==> flow/design.v <==
module Heartbeat (
  clk,
  beat
);
  input   clk;
  output  beat;
  parameter  CLK_DIV = 12000000;
  reg [23:0]  countdown = CLK_DIV;  
  always @ (posedge clk) begin
    countdown = countdown - 1;
    if (countdown == 0) begin
      countdown = CLK_DIV;
      beat = 1;
    end else begin
      beat = 0;
    end
  end  
endmodule
function [10:0] framed;
  input [7:0] data;
  framed = {2'b11, data, 1'b0};
endfunction
module UART (
  clk,
  reset,       
  tx_line,     
  tx_data,     
  tx_request,  
);
  input       clk;
  input       reset;
  output      tx_line;
  input [7:0] tx_data;
  input       tx_request;
  parameter  TX_STATE_IDLE =          0;
  parameter  TX_STATE_TRANSMITTING =  1;
  parameter  CLK_RATE = 12*1000*1000;
  parameter  BAUD_RATE = 9600;
  parameter  CLK_DIV = CLK_RATE / BAUD_RATE;
  reg [10:0]  frame = framed (8'h00);
  reg [3:0]   frame_bit_id = 0;
  reg         tx_state = TX_STATE_IDLE;
  reg [11:0]  tx_countdown = CLK_DIV;
  assign  tx_line = frame [frame_bit_id];
  always @ (posedge clk) begin
    if (reset) begin
      frame = framed (8'h00);
      frame_bit_id = 0;
      tx_state = TX_STATE_IDLE;
    end
    case (tx_state)
      TX_STATE_IDLE: begin
        if (tx_request) begin
          frame = framed (tx_data);
          frame_bit_id = 0;
          tx_countdown = CLK_DIV;
          tx_state = TX_STATE_TRANSMITTING;
        end
      end
      TX_STATE_TRANSMITTING: begin
        tx_countdown = tx_countdown - 1;
        if (tx_countdown == 0) begin
          if (frame_bit_id != 10) begin
            frame_bit_id = frame_bit_id + 1;
            tx_countdown = CLK_DIV;
          end else begin
            tx_state = TX_STATE_IDLE;
          end
        end
      end  
    endcase  
  end  
endmodule
module top (
  clk,       
  tx_line,   
);
  input   clk;
  output  tx_line;
  wire        reset;
  reg [7:0]   tx_data = 8'h2e;  
  wire        beat;
  assign  reset = 0;
  UART  uart (
    .clk        (clk),
    .reset      (reset),
    .tx_line    (tx_line),
    .tx_data    (tx_data),
    .tx_request (beat),
  );
  defparam uart.BAUD_RATE = 115200;
  Heartbeat  heartbeat (
    .clk  (clk),
    .beat (beat)
  );
endmodule
# From RTL to reports: top
# Tool output for the design above, in the order of the flow.
# Line numbers count from 1 in the design file above.
# Operators: Yosys type, input widths -> output width; for muxes data width and select width s.
# Cell names lack the library's common part.
# The mark - stands for no value.
[design]
design = "top"
clock_port = "clk"
lib = "sky130hd"
lib_corner = "tt_025C_1v80"

# Word-level counts
# Counts by Yosys on the flattened word-level netlist (proc, flatten, opt, wreduce; memories kept). Register bits leave out memories and registers merged into their read ports (data or address). Print and check cells are left out. Cells with the same type and inputs are merged into one.
[classes]
n_addsub = 3
n_eq = 4
shift = 1
n_mux = 15
bitwise = 1
n_reduce_logical = 4
[ops]
columns = ["operator", "n"]
rows = [
  ["$mux 12", 3],
  ["$sub 24x1->24 const B", 1],
  ["$logic_not 24->1", 1],
  ["$pmux 12 s2", 1],
  ["$mux 11", 2],
  ["$sub 12x1->12 const B", 1],
  ["$logic_not 12->1", 1],
  ["$mux 4", 3],
  ["$shiftx 11x4->1", 1],
  ["$pmux 4 s2", 1],
  ["$ne 2x2->1 const B", 2],
  ["$add 4x1->4 const B", 1],
  ["$ne 4x4->1 const B", 1],
  ["$mux 1", 4],
  ["$reduce_and 3->1", 1],
  ["$ne 2x1->1 const B", 1],
  ["$reduce_and 2->1", 1],
  ["$pmux 1 s2", 1],
  ["$not 1->1", 1],
]
[bits]
regBits = 53
input_bits = 1
word_cells = 34

# Longest topological paths
# Longest topological path by Yosys (ltp), each cell counted once; first at word level (registers and memories cut), then after technology mapping (sequential cells cut; the memories' decode and read muxes count).
[logic_depth]
ltp_word = 4
abc_area = 0
ltp_mapped = 9
ltp_nobuf = 8

# Netlist
# The flow's flattened synthesis, as Yosys stat reports it; memories are mapped. The netlist is that of the ABC_AREA named above (0 if unset); the other value can give another one.
# Totals and module areas in this step are rounded.
[synth_totals]
stdcells = 255
synth_area_um2 = 2424
seq_area_um2 = 1031
ff_cells = 43
buffers = 9
[by_type]
columns = ["cell", "n", "type_area_um2"]
rows = [
  ["dfxtp_1", 26, 520.499],
  ["edfxtp_1", 17, 510.49],
  ["xnor2_1", 17, 148.893],
  ["nand2_1", 23, 86.333],
  ["nor2_1", 23, 86.333],
  ["nor3_1", 16, 80.077],
  ["xor2_1", 9, 78.826],
  ["ha_1", 6, 75.072],
  ["nor4_1", 8, 50.048],
  ["or4_1", 6, 45.043],
  ["or3_1", 7, 43.792],
  ["nor4_4", 2, 42.541],
  ["o32a_1", 4, 40.038],
  ["inv_1", 10, 37.536],
  ["nand2b_1", 6, 37.536],
  ["nand4_1", 5, 31.28],
  ["nor2b_1", 5, 31.28],
  ["clkbuf_1", 8, 30.029],
]
# Other cell types: 36; their cells: 57.
# By module: a second synthesis without flattening, with its own total; a netlist apart from the flattened one above.
[hier_totals]
cells_unflattened = 336
area_unflattened_um2 = 3099
# Each row is one instance without its submodules.
[modules]
columns = ["mod", "instances", "n_cells", "area_um2", "mod_seq_area_um2"]
rows = [
  ["UART (BAUD_RATE=115200)", 1, 171, 1648, 680.7],
  ["Heartbeat", 1, 163, 1444, 500.5],
  ["top", 1, 2, 7.5, 0.0],
]

# Path before layout
# Source: OpenSTA report_checks on the synthesized netlist (no wires, ideal clock, input and output delay 20% of the period each), path of least setup slack; recovery checks are left aside. Register names are those of the netlist, which keeps one name where synthesis merged equal registers.
[synth_path]
kind = "flip-flop to flip-flop"
from = "reg uart.tx_countdown[0]"
to = "reg uart.tx_countdown[0]"
tclk_ns = 2.76
launch_ns = 0.000
arrival_ns = 2.328
required_ns = 2.505
path_slack_ns = 0.177
path_delay_ns = 2.583
stages = 10
path_buffers = 1
period_less_setup_slack_ns = 2.583
# "path_delay_ns" = arrival - input delay + setup time.
# "stages" counts driving pins, that of a launching flip-flop among them; a cell with two outputs on the path counts twice.
# "period_less_setup_slack_ns" = period - worst setup slack (recovery checks aside). The figure is calculated, with input and output delays left at 20% of the set period.
# Between the ends stands the longest chain of elaborated cells between them, by number of cells; it is not shown to be the way that was timed. Of several equally long chains one is given.
# Each line given opens the expression or statement behind the cell; cells for indexed reads and writes are added by Yosys, which also makes memories of some case tables.
# A register here has more assigning lines than the two given.
[synth_between]
cell_sequence = "edfxtp_1 -> inv_1 -> ha_1 -> or4b_2 -> clkbuf_1 -> nor3b_1 -> a31oi_1 -> o32ai_1 -> a41oi_1 -> and2_1"
elab_chain_cells = 4
[synth_rtl]
columns = ["item", "line_no", "source"]
rows = [
  ["start: declaration", 43, "reg [11:0]  tx_countdown = CLK_DIV;"],
  ["start: assignment", 56, "tx_countdown = CLK_DIV;"],
  ["start: assignment", 61, "tx_countdown = tx_countdown - 1;"],
  ["$sub 12x1->12", 61, ""],
  ["$mux 12", 63, "if (frame_bit_id != 10) begin"],
  ["$mux 12", 62, "if (tx_countdown == 0) begin"],
  ["$pmux 12 s2", 51, "case (tx_state)"],
  ["end: assignment", 56, ""],
  ["end: assignment", 61, ""],
  ["end: declaration", 43, ""],
]

# Path in the finished layout
# Path of least setup slack in the final report of flow run B (OpenROAD, finished layout, wires in). Where an end is a register, its clock arrival counts in the times.
[layout_path]
kind = "flip-flop to flip-flop"
from = "reg uart.tx_countdown[0]"
to = "reg uart.tx_countdown[0]"
tclk_ns = 2.94
launch_ns = 0.30
arrival_ns = 2.85
required_ns = 3.01
path_slack_ns = 0.16
stages = 9
path_buffers = 0
# Between the ends stands the longest chain of elaborated cells between them, by number of cells; it is not shown to be the way that was timed. Of several equally long chains one is given.
# A register here has more assigning lines than the two given.
[layout_between]
cell_sequence = "edfxtp_1 -> inv_1 -> ha_1 -> or4b_2 -> nor3b_1 -> a31oi_1 -> o32ai_1 -> a41oi_2 -> and2_1"
elab_chain_cells = 4
[layout_rtl]
columns = ["item", "line_no", "source"]
rows = [
  ["start: declaration", 43, "reg [11:0]  tx_countdown = CLK_DIV;"],
  ["start: assignment", 56, "tx_countdown = CLK_DIV;"],
  ["start: assignment", 61, "tx_countdown = tx_countdown - 1;"],
  ["$sub 12x1->12", 61, ""],
  ["$mux 12", 63, "if (frame_bit_id != 10) begin"],
  ["$mux 12", 62, "if (tx_countdown == 0) begin"],
  ["$pmux 12 s2", 51, "case (tx_state)"],
  ["end: assignment", 56, ""],
  ["end: assignment", 61, ""],
  ["end: declaration", 43, ""],
]

Ticket comment

Flow measurements of top on sky130hd: 2 stored runs with different settings, listed in no order. Input and output delays are each 20% of the period that was set; the output load is 0.01 pF.
"timing.achieved_period_ns": clock period set for the run, less the worst setup slack. It is reckoned from that one timing run; input and output delays stay at 20% of the period that was set.
"critical_path_time_ns" is the time allowed to the run's worst setup path (the clock period less input and output delay, where it has them) less its slack. Clock arrival times count: a late capture clock shortens it, a late launch clock lengthens it.
By "fin_power_mw" is meant OpenSTA's value without simulated activity: inputs other than the clock are taken to toggle once in ten clock periods, and the tool carries that through the logic.
The measured numbers are rounded.

# flow run A
==> flow/run.sh <==
#!/bin/bash
# the make line also repeats the synthesis and layout settings of config.mk as NAME=value (left out here)
make -C /OpenROAD-flow-scripts/flow DESIGN_CONFIG=/design/flow/config.mk WORK_HOME=/design/flow/orfs CLKGATE_MAP_FILE= finish
==> flow/config.mk <==
export PLATFORM = sky130hd
export DESIGN_NAME = top
export DESIGN_NICKNAME = top
export VERILOG_FILES = /design/flow/design.v
export SDC_FILE = /design/flow/constraint.sdc
export NUM_CORES = 4
export LEC_CHECK = 0
export ABC_AREA = 0
export CAP_MARGIN = 25
export CELL_PAD_IN_SITES_DETAIL_PLACEMENT = 2
export CORE_MARGIN = 2
export CORE_UTILIZATION = 57
export CTS_CLUSTER_DIAMETER = 264
export CTS_CLUSTER_SIZE = 48
export GPL_ROUTABILITY_DRIVEN = 0
export GPL_TIMING_DRIVEN = 0
export MAX_ROUTING_LAYER = met4
export PLACE_DENSITY = 0.76
export SETUP_SLACK_MARGIN = 0.39
export SLEW_MARGIN = 20
export TNS_END_PERCENT = 35
==> flow/constraint.sdc <==
create_clock -name core_clock -period 2.08 [get_ports {clk}]
set_input_delay 0.4160 -clock core_clock [delete_from_list [all_inputs] [get_ports {clk}]]
set_output_delay 0.4160 -clock core_clock [all_outputs]
set_load 0.01 [all_outputs]

==> flow run A: results <==
outcome="did not finish, placement stopped with DPL-0033"

# flow run B
==> flow/run.sh <==
#!/bin/bash
# the make line also repeats the synthesis and layout settings of config.mk as NAME=value (left out here)
make -C /OpenROAD-flow-scripts/flow DESIGN_CONFIG=/design/flow/config.mk WORK_HOME=/design/flow/orfs CLKGATE_MAP_FILE= finish
==> flow/config.mk <==
export PLATFORM = sky130hd
export DESIGN_NAME = top
export DESIGN_NICKNAME = top
export VERILOG_FILES = /design/flow/design.v
export SDC_FILE = /design/flow/constraint.sdc
export NUM_CORES = 4
export LEC_CHECK = 0
export CAP_MARGIN = 20
export CORE_ASPECT_RATIO = 0.91
export CORE_MARGIN = 2
export CORE_UTILIZATION = 67
export CTS_CLUSTER_SIZE = 35
export GPL_ROUTABILITY_DRIVEN = 0
export MAX_ROUTING_LAYER = met4
export MIN_ROUTING_LAYER = met1
export PLACE_DENSITY_LB_ADDON = 0.01
export SLEW_MARGIN = 20
==> flow/constraint.sdc <==
create_clock -name core_clock -period 2.94 [get_ports {clk}]
set_input_delay 0.5880 -clock core_clock [delete_from_list [all_inputs] [get_ports {clk}]]
set_output_delay 0.5880 -clock core_clock [all_outputs]
set_load 0.01 [all_outputs]

==> flow run B: results <==
ys_area_um2=2424
die_footprint_um2=4115
layout_stdcell_area_um2=2616
timing.setup.ws_ns=0.155
fin_power_mw=1.094
timing.achieved_period_ns=2.785
critical_path_time_ns=2.78
timing.worst_path_kind="flip-flop to flip-flop"
